==> flow/design.v <==
module button_pulse(
    input button,
    input clk,
    output pressed
);
    reg sync_button;
    always @(posedge clk) begin
        sync_button <= button;
    end
    reg button_state = 1'b0;
    always @(posedge clk) begin
        button_state <= sync_button;
    end
    assign pressed = !button_state && sync_button;
endmodule
module mem_addr(
    input inc_button,
    input dec_button,
    input clk,
    input reset,
    output [9:0] addr,
    output delta
);
    wire addr_inc, addr_dec;
    button_pulse bp0(inc_button, clk, addr_inc);
    button_pulse bp1(dec_button, clk, addr_dec);
    reg [9:0] reg_addr = 10'h000;
    reg reg_delta = 1'b0;
    always @(posedge clk) begin
        if (reset) begin
            reg_addr <= 10'h000;
            reg_delta <= 1'b1;
        end else if (addr_inc) begin
            reg_addr <= reg_addr + 1;
            reg_delta <= 1'b1;
        end else if (addr_dec) begin
            reg_addr <= reg_addr - 1;
            reg_delta <= 1'b1;
        end else begin
            reg_delta <= 1'b0;
        end
    end
    assign addr = reg_addr;
    assign delta = reg_delta;
endmodule
module basys_memory(
    input [15:0] SW,
    input [4:0] BTN,
    input CLK,
    output [15:0] LED,
    output [7:0] SSEG_CA,
    output [3:0] SSEG_AN
);
    wire reset;
    button_pulse bp1((BTN[4]), CLK, reset);
    wire [9:0] waddr;
    wire do_write;
    mem_addr mem_addrw((BTN[0]), (BTN[3]), CLK, reset, waddr, do_write);
    wire [9:0] raddr;
    wire do_read;
    mem_addr mem_addr((BTN[1]), (BTN[2]), CLK, reset, raddr, do_read);
    sevenseg display_address(
        .clk(CLK),
        .reset(reset),
        .ld(do_write | do_read),
        .din({waddr[7:0], raddr[7:0]}),
        .dp(4'b0100),
        .SSEG_CA(SSEG_CA),
        .SSEG_AN(SSEG_AN)
    );
    blk_mem_gen_0 mem(
        .dina(SW),
        .ena(do_write),
        .wea(do_write),
        .clka(CLK),
        .addra(waddr),
        .clkb(CLK),
        .enb(do_read | do_write),
        .addrb(raddr),
        .doutb(LED)
    );
endmodule
======== From RTL to reports: mem_addr ========
What the tools print for mem_addr, step after step.
Lines are those of the file above, counted from 1.
Operators carry their Yosys type and port widths (W data, S select, Z words).
Library cell names are shortened.
The mark n/a stands for no value.
set-up
  top module .............................. mem_addr
  clock port .............................. clk
  standard-cell library ................... sky130hd
  timing corner ........................... tt_025C_1v80

======== Word level ========
Yosys after proc, flatten, opt, wreduce and memory -nomap, before mapping. Memory bits, and registers merged into a memory's read port (data or address), are not among the register bits. Print and check cells are not counted. Equal cells are merged and count once.
storage and ports
  input bits .............................. 4
  output and inout bits ................... 11
  word-level cells ........................ 17
  register bits ........................... 15
operators by class
  reductions and logical operators ........ 6
  add/subtract/negate cells ............... 2
  mux-type cells .......................... 3
operators with widths
  kind                     count
  $mux W10                 2
  $add A10 B1 Y10 const B  1
  $sub A10 B1 Y10 const B  1
  $logic_and A1 B1 Y1      2
  $logic_not A1 Y1         2
  $reduce_bool A2 Y1       1
  $reduce_or A2 Y1         1
  $mux W1                  1

======== Depth ========
Longest topological path by Yosys (ltp), each cell counted once; first at word level (registers and memories cut), then after technology mapping (sequential cells cut; the memories' decode and read muxes count).
logic depth
  depth in word-level cells ............... 4
  ABC_AREA ................................ 0
  gate-level depth with buffers ........... 8
  mapped depth without buffers ............ 8

======== Mapped cells and area ========
Yosys stat after the flow's synthesis: flattened, memories mapped to cells. It holds for the ABC_AREA given above (unset counts as 0); a run with the other value may have another netlist.
cells by type
  cell type  count  area in all (um^2)
  dfxtp_1    15     300.288
  ha_1       8      100.096
  a21oi_1    6      30.029
  nor2_1     8      30.029
  a211oi_1   3      22.522
  nand3b_1   3      22.522
  fa_1       1      20.019
  mux2i_1    2      20.019
  nand2_1    5      18.768
  nand2b_1   3      18.768
  nor2b_1    3      18.768
  inv_1      4      15.014
  nand3_1    3      15.014
  nor3_1     3      15.014
  o211ai_1   2      15.014
  o21bai_1   2      15.014
  a211oi_2   1      12.512
  o211ai_2   1      12.512
Other cell types: 22; their cells: 25.
synthesis totals
  synthesis area .......................... 890.9 um^2
  sequential area ......................... 300.3 um^2
  flip-flop cells ......................... 15
  cell count .............................. 98
  buffer cells ............................ 2
The figures by module come from a second, unflattened synthesis with its own total; it is not the netlist above.
unflattened totals
  cell total of the unflattened synthesis .. 103
  area total of the unflattened synthesis .. 937.1 um^2
Rows give one instance, submodules left out.
modules
  module        area (um^2)  instances  cells  sequential area (um^2)
  mem_addr      829.5        1          97     220.2
  button_pulse  53.8         2          3      40.0

======== Timing after synthesis ========
Path of least setup slack by OpenSTA after synthesis, without wires, with an ideal clock, recovery checks aside; 20% of the period is set as input and as output delay. Where synthesis merged equal registers, the netlist keeps one of their names.
path post-synthesis
  path type ............................... register to register
  from .................................... reg bp0.button_state
  to ...................................... reg reg_addr[9]
  delay of the path ....................... 2.081 ns
  setup time .............................. 0.123 ns
  period .................................. 3.32 ns
  launch time at the first pin ............ 0.000 ns
  path buffers ............................ 0
  stages on the path ...................... 8
  path slack .............................. 1.239 ns
  data required time ...................... 3.197 ns
  arrival ................................. 1.958 ns
  synthesis period reached ................ 2.081 ns
"delay of the path" = arrival - input delay + setup time.
"stages on the path" counts driving pins, that of a launching flip-flop among them; a cell with two outputs on the path counts twice.
"synthesis period reached" is the clock period less the worst setup slack; recovery checks do not enter. This is arithmetic on one report: input and output delays are still those of the set period (20% each).
Between the ends stands the longest chain of elaborated cells between them, by number of cells; it is not shown to be the way that was timed. Of several equally long chains one is given.
A line is the first line of the expression or statement that the cell stems from. Yosys adds cells for indexed reads and writes and turns some case tables into memories.
A register here has more assigning lines than the two given.
between the ends, post-synthesis
  path through ............................ dfxtp_1 > nand2b_1 > ha_1 > a211oi_2 > nor2_1 > o31ai_2 > mux2i_1 > mux2_1
  cells in the longest elaborated chain ... 3
  elaborated cells between the ends (all ways) .. 4
  source lines of those cells ............. 2
  those cells by class .................... mux: 1; reduce/logical: 3
RTL lines, path post-synthesis
  element              line  text
  from (decl)          10    reg button_state = 1'b0;
  from (assign)        12    button_state <= sync_button;
  $logic_not A1 Y1     14    assign pressed = !button_state && sync_button;
  $logic_and A1 B1 Y1  14
  $mux W10             33    end else if (addr_inc) begin
  to (assign)          34    reg_addr <= reg_addr + 1;
  to (assign)          37    reg_addr <= reg_addr - 1;
  to (decl)            27    reg [9:0] reg_addr = 10'h000;

======== Timing after layout ========
From the final timing report of entry A: the path of least setup slack in the routed layout; clock arrival at registers is part of the times.
path post-layout
  path type ............................... register to register
  from .................................... reg bp0.button_state
  to ...................................... reg reg_addr[9]
  setup time .............................. 0.11 ns
  path buffers ............................ 1
  stages on the path ...................... 9
  path slack .............................. 0.33 ns
  launch time at the first pin ............ 0.29 ns
  period .................................. 2.42 ns
  arrival ................................. 2.28 ns
  data required time ...................... 2.61 ns
Between the ends stands the longest chain of elaborated cells between them, by number of cells; it is not shown to be the way that was timed. Of several equally long chains one is given.
A register here has more assigning lines than the two given.
between the ends, post-layout
  path through ............................ dfxtp_2 > buf_6 > nand2b_4 > ha_4 > a211oi_1 > o21bai_1 > mux2i_1 > mux2i_1 > mux2_1
  cells in the longest elaborated chain ... 3
  elaborated cells between the ends (all ways) .. 4
  source lines of those cells ............. 2
  those cells by class .................... mux: 1; reduce/logical: 3
RTL lines, path post-layout
  element              line  text
  from (decl)          10    reg button_state = 1'b0;
  from (assign)        12    button_state <= sync_button;
  $logic_not A1 Y1     14    assign pressed = !button_state && sync_button;
  $logic_and A1 B1 Y1  14
  $mux W10             33    end else if (addr_inc) begin
  to (assign)          34    reg_addr <= reg_addr + 1;
  to (assign)          37    reg_addr <= reg_addr - 1;
  to (decl)            27    reg [9:0] reg_addr = 10'h000;

Flow measurements of mem_addr on sky130hd: 2 stored runs with different settings, listed in no order. Input and output delays are each 20% of the period that was set; the output load is 0.01 pF.
By "clock period achieved" is meant the clock period of the run minus its worst setup slack. This is arithmetic on one report: input and output delays are still those of the set period (20% each).
"critical setup path time": the worst setup path's part of the clock period (all of it between registers, 20% less for each end at a port) less its slack. A launch clock that arrives late makes it longer, a capture clock that arrives late makes it shorter.
"power consumption" is the tool's figure for a default switching activity; nothing was simulated.

---- entry A ----
settings
  period_ns = 2.42
  CORE_UTILIZATION = 55
  SETUP_SLACK_MARGIN = 0.72
  PLACE_DENSITY_LB_ADDON = 0.24
  CORE_MARGIN = 6
  CELL_PAD_IN_SITES_DETAIL_PLACEMENT = 0
  TNS_END_PERCENT = 100
  ABC_AREA = 0
  GPL_ROUTABILITY_DRIVEN = 0
  CTS_CLUSTER_DIAMETER = 291
  CAP_MARGIN = 20
  SLEW_MARGIN = 30
  MAX_ROUTING_LAYER = met5
results
  chip area in the Yosys report ........... 890.9 um^2
  die size ................................ 2,729.5 um^2
  standard-cell area after routing ........ 1,388.8 um^2
  post-route utilization .................. 0.922
  lowest setup slack ...................... 0.329 ns
  total negative slack on setup checks .... 0.000 ns
  lowest hold slack ....................... 0.366 ns
  power consumption ....................... 1.003 mW
  clock period achieved ................... 2.091 ns
  critical setup path time ................ 2.09 ns
  worst path kind ......................... register to register

---- entry B ----
settings
  period_ns = 2.59
  CORE_UTILIZATION = 71
  CAP_MARGIN = 20
  CORE_MARGIN = 2
  SLEW_MARGIN = 20
results
  no final report: placement broke off with GPL-0301

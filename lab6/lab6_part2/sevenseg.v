==> flow/design.v <==
`timescale 1ns / 1ps
module pulsegenMS(clk,pulse);
input clk;
output pulse;
parameter MSPERIOD = 15; 
parameter PERIOD_MAX = (MSPERIOD * 50000) - 1; 
reg [31:0]cntr;  
assign pulse = (cntr == PERIOD_MAX);   
always @(posedge clk) begin   
 if (pulse) cntr <= 0;
 else cntr <= cntr +1;
end
endmodule
`timescale 1ns / 1ps
module sevenseg(clk,reset,ld,din,dp,SSEG_CA,SSEG_AN);
input clk,reset,ld;
input [15:0] din;      
input[3:0] dp;         
output [7:0] SSEG_CA;
output [3:0] SSEG_AN;
reg [3:0] SSEG_AN;
reg [7:0] SSEG_CA;
reg [15:0] dinq;
reg [3:0]dpq;
reg [1:0] anodeCounter;
always @(posedge clk or posedge reset) begin
 if (reset) begin
   dinq <= 0;
   dpq <= 0;
   anodeCounter <= 0;
 end else begin
   if (ld) begin
      dinq <= din;   
      dpq <= dp;
   end
   if (anondeChange) anodeCounter <= anodeCounter + 1;
 end
end
wire anondeChange;
pulsegenMS #(.MSPERIOD(2)) u0 (.clk(clk),.pulse(anondeChange));
reg [3:0] digit;
reg dpoint;
always @* begin
   SSEG_AN = 4'b1111;
   digit = dinq[3:0];
   case(anodeCounter) 
     2'b00: begin
                SSEG_AN = 4'b1110;
                digit = dinq[3:0];
                dpoint = dpq[0];
            end
     2'b01: begin
                SSEG_AN = 4'b1101;
                digit = dinq[7:4];
                dpoint = dpq[1];
            end
     2'b10: begin
                SSEG_AN = 4'b1011;
                digit = dinq[11:8];
                dpoint = dpq[2];
            end
     2'b11: begin
                SSEG_AN = 4'b0111;
                digit = dinq[15:12];
                dpoint = dpq[3];
            end
   endcase
 end
always@* begin
 	  case(digit)
		 0 : SSEG_CA = {dpoint,7'b1000000};
	    1 : SSEG_CA = {dpoint,7'b1111001};
		 2 : SSEG_CA = {dpoint,7'b0100100};
		 3 : SSEG_CA = {dpoint,7'b0110000};
		 4 : SSEG_CA = {dpoint,7'b0011001};
		 5 : SSEG_CA = {dpoint,7'b0010010};
		 6 : SSEG_CA = {dpoint,7'b0000010};
		 7 : SSEG_CA = {dpoint,7'b1111000};
		 8 : SSEG_CA = {dpoint,7'b0000000};
		 9 : SSEG_CA = {dpoint,7'b0010000};
		 10 : SSEG_CA = {dpoint,7'b0001000};
		 11 : SSEG_CA = {dpoint,7'b0000011};
		 12 : SSEG_CA = {dpoint,7'b1000110};
		 13 : SSEG_CA = {dpoint,7'b0100001};
		 14 : SSEG_CA = {dpoint,7'b0000110};
		 15 : SSEG_CA = {dpoint,7'b0001110};
		 default : SSEG_CA = 8'b11111111;
	  endcase
end
endmodule
Reports on sevenseg
Tool output for the design above, in the order of the flow. Lines are those of the file above, counted from 1. Operators: Yosys type, input widths -> output width; for muxes data width and select width s. Cell names lack the library's common part. The mark - stands for no value.

Top: sevenseg. Clock port: clk. Standard-cell library: sky130hd. Timing corner: tt_025C_1v80.

After elaboration
Source: Yosys, flattened and elaborated, memories not mapped. Widths are those after wreduce; folded enables and synchronous resets count as part of the registers. Registers that Yosys merges into a memory's read port (data or address) are not register bits. Print and check cells do not count. Equal cells are merged and count once.

Flip-flop bits (word level): 54. Input bits: 23. The entry for output and inout port bits reads 12. For elaborated cells the number is 31.

The figure for add/subtract/negate cells is 2. The figure for equality and inequality tests is 19. The entry for multiplexer cells reads 4. The entry for reduce/logical cells reads 2.

Operators by type and width (number): $pmux 8 s16 (1); $add 32x1->32 const B (1); $eq 32x17->1 const B (1); $eq 4x4->1 const B (8); $pmux 4 s4 (2); $eq 4x3->1 const B (4); $eq 4x2->1 const B (2); $eq 2x2->1 const B (2); $eq 4x1->1 const B (1); $logic_not 4->1 (1); $pmux 1 s4 (1); $add 2x1->2 const B (1); $eq 2x1->1 const B (1); $logic_not 2->1 (1).

Depth
Yosys ltp: most cells in a row. Word level: on the elaborated netlist, between registers, memories and ports. Mapped: between sequential cells and ports; inverters and the memories' decode and read muxes count.

The figure for word-level depth is 4. For ABC_AREA the number is 0. For gate-level depth with buffers the number is 7. Depth with buffers taken out: 6.

Synthesis result
Yosys stat after the flow's synthesis: flattened, memories mapped to cells. It holds for the ABC_AREA given above (unset counts as 0); a run with the other value may have another netlist. Totals and module areas in this step are rounded.

Cell types: dfxtp_1 (number 32, total area 640.614 sq um); dfrtp_1 (number 22, total area 550.528 sq um); mux2_2 (number 20, total area 225.216 sq um); xor2_1 (number 21, total area 183.926 sq um); nand4_1 (number 16, total area 100.096 sq um); xnor2_1 (number 8, total area 70.067 sq um); ha_1 (number 5, total area 62.56 sq um); inv_1 (number 16, total area 60.058 sq um); nand3_1 (number 12, total area 60.058 sq um); nand2_1 (number 14, total area 52.55 sq um); a222oi_1 (number 5, total area 50.048 sq um); nor4_1 (number 7, total area 43.792 sq um); nor2_1 (number 11, total area 41.29 sq um); o21ai_0 (number 8, total area 40.038 sq um); a21oi_1 (number 7, total area 35.034 sq um); and4_1 (number 4, total area 35.034 sq um); nor3_1 (number 7, total area 35.034 sq um); buf_4 (number 4, total area 30.029 sq um).

Not listed: further types 27, cells in them 43.

Mapped cells: 262. The entry for mapped area reads 2700 sq um. The entry for sequential part of the area reads 1190 sq um. Under flip-flops stands 54. The entry for buffer cells reads 13.

The figures by module come from a second, unflattened synthesis with its own total; it is not the netlist above.

The entry for cells (unflattened synthesis) reads 255. Area total of the unflattened synthesis: 2610 sq um.

Each row is one instance without its submodules.

Modules: pulsegenMS (MSPERIOD=2) (instances 1, cells 146, area 1410 sq um, sequential area 641 sq um); sevenseg (instances 1, cells 109, area 1200 sq um, sequential area 551 sq um).

Worst setup path after synthesis
Path of least setup slack by OpenSTA after synthesis, without wires, with an ideal clock, recovery checks aside; 20% of the period is set as input and as output delay. Where synthesis merged equal registers, the netlist keeps one of their names.

Path kind: register to output. Start point: register anodeCounter[0]. End point: output port SSEG_CA[5]. Under period stands 2.16 ns. Output delay: 0.432 ns. For launch time at the first pin the number is 0.000 ns. Under data arrival time stands 1.845 ns. Data required time: 1.728 ns. The entry for path slack reads -0.117 ns. Path delay: 1.845 ns. The entry for driving pins on the path reads 8. The figure for buffers on the path is 1. Synthesis period reached: 2.277 ns.

"path delay" = arrival - input delay + setup time. A path that ends at an output port has no setup time. "driving pins on the path": output pins that drive a net of the path, with the launching flip-flop's if there is one; two outputs of one cell count as two. "synthesis period reached" = period - worst setup slack (recovery checks aside). The figure is calculated, with input and output delays left at 20% of the set period. The rows between start and end are the longest chain of elaborated cells between them; the timing report does not say that the signal goes this way. Where chains are equally long, one stands for them. A line is the first line of the expression or statement that the cell stems from. Yosys adds cells for indexed reads and writes and turns some case tables into memories.

Cells stage by stage: dfrtp_1 -> inv_1 -> ha_1 -> inv_1 -> buf_2 -> mux2_2 -> maj3_2 -> o21ai_2. Under length of the longest elaborated chain stands 4. Elaborated cells between the ends (all ways): 22. Under source lines of those cells stands 2. Those cells by class: eq/ne (18); mux (2); reduce/logical (2).

Ends and longest elaborated chain, after synthesis: start: declaration (line 25) `reg [1:0] anodeCounter;`; start: assignment (line 30) `anodeCounter <= 0;`; start: assignment (line 36) `if (anondeChange) anodeCounter <= anodeCounter + 1;`; $eq 2x2->1 (line 46) `case(anodeCounter)`; $pmux 4 s4 (line 46); $eq 4x4->1 (line 70) `case(digit)`; $pmux 8 s16 (line 70); end: declaration (line 19) `output [7:0] SSEG_CA;`.

Some nets on the timed path still bear RTL names; the line given drives or declares the net.

Named nets, after synthesis (line): SSEG_AN[0] (46).

Path in the finished layout
Path of least setup slack in the final report of run 1 (OpenROAD, finished layout, wires in). Where an end is a register, its clock arrival counts in the times.

Path kind: register to output. Start point: register anodeCounter[1]. End point: output port SSEG_CA[0]. Under period stands 1.69 ns. Output delay: 0.34 ns. For launch time at the first pin the number is 0.31 ns. Under data arrival time stands 2.22 ns. Data required time: 1.35 ns. The entry for path slack reads -0.87 ns. The entry for driving pins on the path reads 9. The figure for buffers on the path is 3.

The rows between start and end are the longest chain of elaborated cells between them; the timing report does not say that the signal goes this way. Where chains are equally long, one stands for them.

Cells stage by stage: dfrtp_2 -> buf_6 -> ha_4 -> a222oi_1 -> buf_4 -> mux2_4 -> nand4_1 -> o211ai_1 -> buf_2. Under length of the longest elaborated chain stands 4. Elaborated cells between the ends (all ways): 22. Under source lines of those cells stands 2. Those cells by class: eq/ne (18); mux (2); reduce/logical (2).

Ends and longest elaborated chain, post-layout: start: declaration (line 25) `reg [1:0] anodeCounter;`; start: assignment (line 30) `anodeCounter <= 0;`; start: assignment (line 36) `if (anondeChange) anodeCounter <= anodeCounter + 1;`; $eq 2x2->1 (line 46) `case(anodeCounter)`; $pmux 4 s4 (line 46); $eq 4x4->1 (line 70) `case(digit)`; $pmux 8 s16 (line 70); end: declaration (line 19) `output [7:0] SSEG_CA;`.

Top module sevenseg; platform sky130hd; tools Yosys and OpenROAD; 2 stored runs in no particular order. Input and output delays are each 20% of the period that was set; the output load is 0.01 pF. "achieved period": clock period set for the run, less the worst setup slack. It is reckoned from that one timing run; input and output delays stay at 20% of the period that was set. By "total power of the final layout" is meant OpenSTA's value without simulated activity: inputs other than the clock are taken to toggle once in ten clock periods, and the tool carries that through the logic. Measured values are rounded.

Files of run 1:
==> flow/run.sh <==
#!/bin/bash
# the make line also repeats the synthesis and layout settings of config.mk as NAME=value (left out here)
make -C /OpenROAD-flow-scripts/flow DESIGN_CONFIG=/design/flow/config.mk WORK_HOME=/design/flow/orfs CLKGATE_MAP_FILE= finish
==> flow/config.mk <==
export PLATFORM = sky130hd
export DESIGN_NAME = sevenseg
export DESIGN_NICKNAME = sevenseg
export VERILOG_FILES = /design/flow/design.v
export SDC_FILE = /design/flow/constraint.sdc
export NUM_CORES = 4
export LEC_CHECK = 0
export CAP_MARGIN = 0
export CELL_PAD_IN_SITES_DETAIL_PLACEMENT = 0
export CELL_PAD_IN_SITES_GLOBAL_PLACEMENT = 2
export CORE_MARGIN = 2
export CORE_UTILIZATION = 48
export CTS_CLUSTER_DIAMETER = 310
export CTS_CLUSTER_SIZE = 86
export PLACE_DENSITY_LB_ADDON = 0.03
export SLEW_MARGIN = 20
==> flow/constraint.sdc <==
create_clock -name core_clock -period 1.69 [get_ports {clk}]
set_input_delay 0.3380 -clock core_clock [delete_from_list [all_inputs] [get_ports {clk}]]
set_output_delay 0.3380 -clock core_clock [all_outputs]
set_load 0.01 [all_outputs]

Results of run 1. The setup slack of the worst path is -0.872 ns. The mapped cell area after synthesis comes to 2,700 sq um. For the overall die area the run shows 6,240 sq um. The measured total power of the final layout is 2.41 mW. The final design utilization stands at 66.5 %. The measured standard-cell area after layout is 3,640 sq um. The setup total negative slack is -6.84 ns. The achieved period reads 2.562 ns.

Files of run 2:
==> flow/run.sh <==
#!/bin/bash
# the make line also repeats the synthesis and layout settings of config.mk as NAME=value (left out here)
make -C /OpenROAD-flow-scripts/flow DESIGN_CONFIG=/design/flow/config.mk WORK_HOME=/design/flow/orfs CLKGATE_MAP_FILE= finish
==> flow/config.mk <==
export PLATFORM = sky130hd
export DESIGN_NAME = sevenseg
export DESIGN_NICKNAME = sevenseg
export VERILOG_FILES = /design/flow/design.v
export SDC_FILE = /design/flow/constraint.sdc
export NUM_CORES = 4
export LEC_CHECK = 0
export CAP_MARGIN = 20
export CELL_PAD_IN_SITES_GLOBAL_PLACEMENT = 3
export CORE_MARGIN = 2
export CORE_UTILIZATION = 52
export CTS_CLUSTER_SIZE = 76
export HOLD_SLACK_MARGIN = 0.08
export MAX_ROUTING_LAYER = met4
export PLACE_DENSITY_LB_ADDON = 0.21
export SETUP_SLACK_MARGIN = -0.17
export SLEW_MARGIN = 0
==> flow/constraint.sdc <==
create_clock -name core_clock -period 2.08 [get_ports {clk}]
set_input_delay 0.4160 -clock core_clock [delete_from_list [all_inputs] [get_ports {clk}]]
set_output_delay 0.4160 -clock core_clock [all_outputs]
set_load 0.01 [all_outputs]

Outcome of run 2: did not finish, placement stopped with FLW-0024.
